==> flow/design.v <==
module PRNG #(parameter SEED = 8168464) (
	input 				clk,
	input					res,
	output reg [7:0] 	dout,
	output reg 			done
);
reg [31:0] 	lfsr;
reg [7:0] 	waiter;
reg [3:0] 	i;
wire feedback;
assign feedback 	= (lfsr[31] ^ lfsr[21] ^ lfsr[1] ^ lfsr[0]);
initial begin
	lfsr 			<= SEED;
	dout			<= 8'h00;
	waiter		<= 8'h00;
	i 				<= 4'b0000;
	done 			<= 1'b0;
end
always @ (posedge clk) begin
	if (res) begin
		dout		<= 8'h00;
		done 		<= 1'b0;
		i 			<= 4'b0000;
		waiter	<= 8'h00;
	end else begin
		lfsr <= {feedback,lfsr[31:1]};
		if (i < 7) begin
			done <= 1'b0;
			dout[i] <= lfsr[31];
			i <= i + 1;
		end
		if (i == 7) begin
			dout[i] <= lfsr[31];
			if (dout[4:0] != 5'b00000)  
				done <= 1'b1;
			i <= 0;
		end
	end
end
endmodule
# Reports on PRNG
# The steps from the RTL of PRNG to its reports follow in flow order.
# Line numbers count from 1 in the design file above.
# Not given: -
[setup]
design = "PRNG"
clock_port = "clk"
library = "sky130hd"
lib_corner = "tt_025C_1v80"

# Word-level counts
# Counts by Yosys on the flattened word-level netlist (proc, flatten, opt, wreduce; memories kept). Register bits leave out memories and registers merged into their read ports (data or address); mux counts leave out enables and synchronous resets folded into registers. Print and check cells are left out. Cells with the same type and inputs are merged into one.
[word_totals]
elab_cells = 26
regBits = 45
inputBits = 2
out_inout_bits = 9
[classes]
bitwise = 8
n_addsub = 2
compare = 1
shifts = 2
eq_ne = 1
n_reduce_logical = 2
n_mux = 6
[ops]
columns = ["operator", "count"]
rows = [
  ["2-to-1 mux 8 bit", 3],
  ["bitwise AND 8 bit", 2],
  ["bitwise OR 8 bit", 2],
  ["variable shift 1 x 5 -> 8 bit", 1],
  ["variable shift 1 x 5 -> 8 bit (first input constant)", 1],
  ["inverter 8 bit", 1],
  ["negator 4 -> 5 bit", 1],
  ["nonzero test 5 bit", 1],
  ["adder 4 x 1 -> 4 bit (second input constant)", 1],
  ["less-than comparator 4 x 3 -> 1 bit (second input constant)", 1],
  ["equality test 4 x 3 -> 1 bit (second input constant)", 1],
  ["XOR 1 bit", 3],
  ["2-to-1 mux 1 bit", 3],
  ["OR reduction 2 bit", 1],
]

# Depth
# Depth = most cells in a row (Yosys ltp): at word level without a register or memory, in the mapped netlist without a sequential cell, where the memories' decode and read muxes count.
[depth]
word_depth = 10
ABC_AREA = 0
depth_mapped = 6
ltp_nobuf = 6

# Mapped cells and area
# The flow's flattened synthesis, as Yosys stat reports it; memories are mapped. The netlist is that of the ABC_AREA named above (0 if unset); the other value can give another one.
[types]
columns = ["cell_type", "count", "type_area_um2"]
rows = [
  ["sky130_fd_sc_hd__edfxtp_1", 32, 960.922],
  ["sky130_fd_sc_hd__dfxtp_1", 13, 260.25],
  ["sky130_fd_sc_hd__ha_1", 5, 62.56],
  ["sky130_fd_sc_hd__nor2_1", 9, 33.782],
  ["sky130_fd_sc_hd__a21oi_1", 6, 30.029],
  ["sky130_fd_sc_hd__mux2i_1", 3, 30.029],
  ["sky130_fd_sc_hd__o211ai_1", 4, 30.029],
  ["sky130_fd_sc_hd__o21ai_0", 6, 30.029],
  ["sky130_fd_sc_hd__nand2b_1", 4, 25.024],
  ["sky130_fd_sc_hd__nor3_1", 5, 25.024],
  ["sky130_fd_sc_hd__xnor2_1", 2, 17.517],
  ["sky130_fd_sc_hd__a221oi_2", 1, 15.014],
  ["sky130_fd_sc_hd__inv_1", 4, 15.014],
  ["sky130_fd_sc_hd__nand2_1", 4, 15.014],
  ["sky130_fd_sc_hd__nand3b_1", 2, 15.014],
  ["sky130_fd_sc_hd__nor2b_1", 2, 12.512],
  ["sky130_fd_sc_hd__buf_2", 2, 10.01],
  ["sky130_fd_sc_hd__nand3_1", 2, 10.01],
]
# Not listed: further types 11, cells in them 11.
[synth_totals]
stdcells = 117
ff_cells = 45
seq_area_um2 = 1221.2
mapped_area_um2 = 1677.9

# Path before layout
# Path of least setup slack by OpenSTA after synthesis, without wires, with an ideal clock, recovery checks aside; 20% of the period is set as input and as output delay. Where synthesis merged equal registers, the netlist keeps one of their names.
[synth_timing]
path_type = "in2reg"
startpoint = "input port res"
endpoint = "register lfsr[0]"
delay_ns = 1.246
arrival_time_ns = 1.223
launch_ns = 0.366
period_ns = 1.83
n_path_buf = 1
driving_pins = 2
slack_ns = 0.218
setup_ns = 0.389
synth_period_reached_ns = 1.612
# "delay_ns" = arrival - input delay + setup time.
# "driving_pins" counts driving pins, that of a launching flip-flop among them; a cell with two outputs on the path counts twice.
# "synth_period_reached_ns" is the clock period less the worst setup slack; recovery checks do not enter. This is arithmetic on one report: input and output delays are still those of the set period (20% each).
[synth_between]
cell_sequence = "sky130_fd_sc_hd__buf_2 > sky130_fd_sc_hd__inv_1"
elab_chain_len = 0
[synth_rtl]
columns = ["element", "line_no", "source"]
rows = [
  ["start: declaration", 3, "input res,"],
  ["end: assignment", 26, "lfsr <= {feedback,lfsr[31:1]};"],
  ["end: declaration", 7, "reg [31:0] lfsr;"],
]

# Path in the finished layout
# Path of least setup slack in the final report of run 1 (OpenROAD, finished layout, wires in). Where an end is a register, its clock arrival counts in the times.
[layout_timing]
path_type = "reg2out"
startpoint = "register dout[3]"
endpoint = "output port dout[3]"
slack_ns = 0.05
period_ns = 1.63
n_path_buf = 1
arrival_time_ns = 1.25
launch_ns = 0.28
driving_pins = 2
# At most two assigning lines are given for a register; there are more.
[layout_between]
cell_sequence = "sky130_fd_sc_hd__dfxtp_1 > sky130_fd_sc_hd__clkdlybuf4s50_1"
elab_chain_len = 0
[layout_rtl]
columns = ["element", "line_no", "source"]
rows = [
  ["start: declaration", 4, "output reg [7:0] dout,"],
  ["start: assignment", 29, "dout[i] <= lfsr[31];"],
  ["start: assignment", 33, "dout[i] <= lfsr[31];"],
  ["end: declaration", 4, ""],
]

# Below are 2 stored runs of the flow (Yosys, OpenROAD; platform sky130hd) on PRNG, each with its settings and what was measured, unordered. Constraints: input delay and output delay 20% of the set period each, output load 0.01 pF.
# "achieved_clock_period_ns" is the run's clock period less its worst setup slack. It is reckoned from that one timing run; input and output delays stay at 20% of the period that was set.
# "worst_path_ns" = time allowed to the worst setup path (clock period - input delay - output delay, where it has them) - its slack; a late launch clock adds to it, a late capture clock takes from it.
# "power_mw" is the tool's figure for a default switching activity; nothing was simulated.

[[run]]
name = "run 1"
[run.settings]
period_ns = 1.63
CORE_UTILIZATION = 28
PLACE_DENSITY_LB_ADDON = 0.28
CORE_ASPECT_RATIO = 0.63
CORE_MARGIN = 2
CELL_PAD_IN_SITES_DETAIL_PLACEMENT = 0
TNS_END_PERCENT = 25
ABC_AREA = 0
GPL_TIMING_DRIVEN = 0
GPL_ROUTABILITY_DRIVEN = 1
CTS_CLUSTER_DIAMETER = 61
MIN_ROUTING_LAYER = "met2"
MAX_ROUTING_LAYER = "met4"
CAP_MARGIN = 20
SLEW_MARGIN = 20
[run.results]
worst_path_ns = 1.25
worstPathKind = "reg2out"
achieved_clock_period_ns = 1.577
post_route_util_pct = 35.5
timing.hold.ws_ns = 0.424
finalCellArea_um2 = 2064.5
setup_tns_ns = 0.000
yosys_chip_area_um2 = 1677.9
dieArea_um2 = 6643.8
fin_ws_ns = 0.053
power_mw = 2.422

[[run]]
name = "run 2"
[run.settings]
period_ns = 1.24
CORE_UTILIZATION = 51
PLACE_DENSITY_LB_ADDON = 0.15
CELL_PAD_IN_SITES_DETAIL_PLACEMENT = 1
CTS_CLUSTER_DIAMETER = 315
CAP_MARGIN = 0
SLEW_MARGIN = 10
MIN_ROUTING_LAYER = "met1"
CORE_MARGIN = 2
[run.results]
finalCellArea_um2 = 2088.2
yosys_chip_area_um2 = 1677.9
power_mw = 2.916
fin_ws_ns = -0.118
setup_tns_ns = -0.514
dieArea_um2 = 3764.4
achieved_clock_period_ns = 1.358
worst_path_ns = 1.36
worstPathKind = "reg2reg"
post_route_util_pct = 67.3
timing.hold.ws_ns = 0.439
