==> flow/design.v <==
module Transmitter #(parameter BIT_RATE_VAL = 16'h01B0)(
	input wire clk,
	input wire res,
	input wire drl,
	output wire load,
	input wire [7:0] din,
	output wire tx
);
reg [3:0] FSM;
reg [3:0] bit_count;
reg [15:0] clk_count;
reg [9:0] transmit;
reg tx_reg;
initial begin
	FSM <= 4'h0;
	bit_count <= 4'h0;
	clk_count <= 16'h0000;
	transmit <= {10{1'b0}};
	tx_reg <= 1'b1;
end
assign tx = tx_reg;
assign load = (FSM == 4'h1)? 1'b1:1'b0;
always @(posedge clk) begin
	if (res)
		FSM <= 4'h0;
	else begin
		case (FSM)
			4'h0: if (drl) FSM <= 4'h1;
			4'h1: FSM <= 4'h2;
			4'h2: FSM <= 4'h3;
			4'h3: FSM <= 4'h4;
			4'h4: if (clk_count == 16'h0000) FSM <= 4'h5;
			4'h5: if (bit_count == 4'h0) FSM <= 4'h0; else FSM <= 4'h3;
			default: FSM <= 4'h0;
		endcase
	end
end
always @ (posedge clk) begin
	if (res) begin
		bit_count <= 4'h0;
	end
	else begin
		if (FSM == 4'h2)
			bit_count <= 4'ha;
		if (FSM == 4'h3)
			bit_count <= bit_count - 1;
	end
end
always @ (posedge clk) begin
	if (res)
		clk_count <= 16'h0000;
	else begin
		if (FSM == 4'h3)
			clk_count <= BIT_RATE_VAL;
		if (FSM == 4'h4)
			clk_count <= clk_count - 1;
	end
end
always @ (posedge clk) begin
	if (res)
		transmit <= {10{1'b0}};
	else begin
		if (FSM == 4'h2)
			transmit <= {1'b1,din,1'b0};
		if (FSM == 4'h3)
			transmit <= {1'b0,transmit[9:1]};
	end
end
always @ (posedge clk) begin
	if (res)
		tx_reg <= 1'b1;
	else begin 
		if (FSM == 4'h3) 
			tx_reg <= transmit[0];
	end
end
endmodule
# From RTL to reports: Transmitter
# Tool output for the design above, in the order of the flow.
# Line numbers count from 1 in the design file above.
# Operators carry their Yosys type and port widths (W data, S select, Z words).
# Library cell names are shortened.
# Not given: n/a
# design
top_module,Transmitter
clk_port,clk
lib,sky130hd
lib_corner,tt_025C_1v80

# After elaboration
# Yosys after proc, flatten, opt, wreduce and memory -nomap, before mapping. Memory bits, and registers merged into a memory's read port (data or address), are not among the register bits. Print and check cells are not counted. Equal cells are merged and count once.
# bits
register_bits,35
elab_cells,33
output_inout_bits,2
# op_classes
n_addsub,2
reduce_logical,7
muxes,11
equal,7
# ops
op,n
$mux W16,2
$pmux W4 S6,1
$mux W9,2
$sub A16 B1 Y16 const B,1
$logic_not A16 Y1,1
$mux W4,4
$eq A4 B2 Y1 const B,2
$eq A4 B3 Y1 const B,2
$logic_not A4 Y1,2
$ne A2 B2 Y1 const B,2
$reduce_bool A2 Y1,2
$sub A4 B1 Y4 const B,1
$eq A4 B1 Y1 const B,1
$reduce_and A2 Y1,1
$reduce_or A2 Y1,1
$mux W2,1
$mux W1,1

# Longest topological paths
# Longest topological path by Yosys (ltp), each cell counted once; first at word level (registers and memories cut), then after technology mapping (sequential cells cut; the memories' decode and read muxes count).
# depth
ltp_word,3
abc_area,0
depth_mapped,7
ltp_nobuf,6

# Synthesis result
# Yosys stat after the flow's synthesis: flattened, memories mapped to cells. It holds for the ABC_AREA given above (unset counts as 0); a run with the other value may have another netlist.
# by_type
type,n,type_area_um2
dfxtp_1,34,680.653
nor2_1,25,93.84
mux2i_1,9,90.086
a21oi_1,17,85.082
a211oi_1,10,75.072
nand2_1,10,37.536
or4_1,5,37.536
a311oi_1,4,35.034
nor3_1,7,35.034
o311ai_0,4,35.034
clkbuf_1,9,33.782
ha_1,2,25.024
nand3_1,5,25.024
nor3b_2,2,25.024
mux2_2,2,22.522
nor4_4,1,21.27
nand3b_4,1,20.019
nand2b_1,3,18.768
# Other cell types: 22; their cells: 35.
# mapped
flip_flops,34
synth_area_um2,1634.1
cells,185
buf_cells,13
seq_area_um2,680.7

# Timing after synthesis
# Path of least setup slack by OpenSTA after synthesis, without wires, with an ideal clock, recovery checks aside; 20% of the period is set as input and as output delay. Where synthesis merged equal registers, the netlist keeps one of their names.
# synth_timing
path_kind,register -> register
startpoint,register clk_count[0]
endpoint,register FSM[0]
arrival_time_ns,1.642
clock_period_ns,2.19
path_stages,6
slack_ns,0.478
path_buffers,0
path_delay_ns,1.712
period_less_setup_slack_ns,1.712
# "path_delay_ns" is the arrival time less input delay plus setup time.
# "path_stages": output pins that drive a net of the path, with the launching flip-flop's if there is one; two outputs of one cell count as two.
# "period_less_setup_slack_ns" is the clock period less the worst setup slack; recovery checks do not enter. This is arithmetic on one report: input and output delays are still those of the set period (20% each).
# The rows between start and end are the longest chain of elaborated cells between them; the timing report does not say that the signal goes this way. Where chains are equally long, one stands for them.
# Each line given opens the expression or statement behind the cell; cells for indexed reads and writes are added by Yosys, which also makes memories of some case tables.
# A register here has more assigning lines than the two given.
# synth_between
path_cell_list,dfxtp_1 inv_1 ha_1 or4b_2 or4_1 a21oi_1
elab_chain_cells,3
cells_between,5
lines_between,2
cone_classes,eq/ne (1); mux (2); reduce/logical (2)
# synth_rtl
element,line_no,rtl
from (decl),11,reg [15:0] clk_count;
from (assign),51,clk_count <= 16'h0000;
from (assign),56,clk_count <= clk_count - 1;
$logic_not A16 Y1,32,4'h4: if (clk_count == 16'h0000) FSM <= 4'h5;
$mux W4,32,
$pmux W4 S6,27,case (FSM)
to (assign),25,FSM <= 4'h0;
to (assign),28,4'h0: if (drl) FSM <= 4'h1;
to (decl),9,reg [3:0] FSM;

# Timing after layout
# Path of least setup slack in the final report of entry A (OpenROAD, finished layout, wires in). Where an end is a register, its clock arrival counts in the times.
# layout_timing
path_kind,register -> register
startpoint,register clk_count[1]
endpoint,register FSM[0]
path_buffers,0
path_stages,6
arrival_time_ns,2.06
clock_period_ns,1.85
slack_ns,0.02
# The rows between start and end are the longest chain of elaborated cells between them; the timing report does not say that the signal goes this way. Where chains are equally long, one stands for them.
# A register here has more assigning lines than the two given.
# layout_between
path_cell_list,dfxtp_2 inv_2 ha_4 or4b_2 or4_4 a21oi_2
elab_chain_cells,3
cells_between,5
lines_between,2
cone_classes,eq/ne (1); mux (2); reduce/logical (2)
# layout_rtl
element,line_no,rtl
from (decl),11,reg [15:0] clk_count;
from (assign),51,clk_count <= 16'h0000;
from (assign),56,clk_count <= clk_count - 1;
$logic_not A16 Y1,32,4'h4: if (clk_count == 16'h0000) FSM <= 4'h5;
$mux W4,32,
$pmux W4 S6,27,case (FSM)
to (assign),25,FSM <= 4'h0;
to (assign),28,4'h0: if (drl) FSM <= 4'h1;
to (decl),9,reg [3:0] FSM;

# Below are 2 stored runs of the flow (Yosys, OpenROAD; platform sky130hd) on Transmitter, each with its settings and what was measured, unordered. Constraints: input delay and output delay 20% of the set period each, output load 0.01 pF.
# "period_reached_ns" means the clock period less the worst setup slack. The figure is calculated, with input and output delays left at 20% of the set period.
# A setting shown as n/a is not set for that run.
setting or result,entry A,entry B
period_ns,1.85,1.73
CORE_UTILIZATION,72,70
PLACE_DENSITY_LB_ADDON,0.09,0.19
CORE_ASPECT_RATIO,0.57,1.07
CORE_MARGIN,5,2
GPL_TIMING_DRIVEN,1,n/a
GPL_ROUTABILITY_DRIVEN,1,1
CTS_CLUSTER_DIAMETER,372,35
MIN_ROUTING_LAYER,met1,n/a
CAP_MARGIN,20,20
SLEW_MARGIN,20,20
SETUP_SLACK_MARGIN,n/a,0.13
CELL_PAD_IN_SITES_DETAIL_PLACEMENT,n/a,0
TNS_END_PERCENT,n/a,5
ABC_AREA,n/a,1
synth_area_um2,1634.1,1681.6
die_um2,3360.0,2810.5
finalCellArea_um2,1989.4,1938.1
post_route_util_pct,89.3,84.4
worstSetupSlack_ns,0.021,0.172
tns_setup_ns,0.000,0.000
period_reached_ns,1.829,1.558
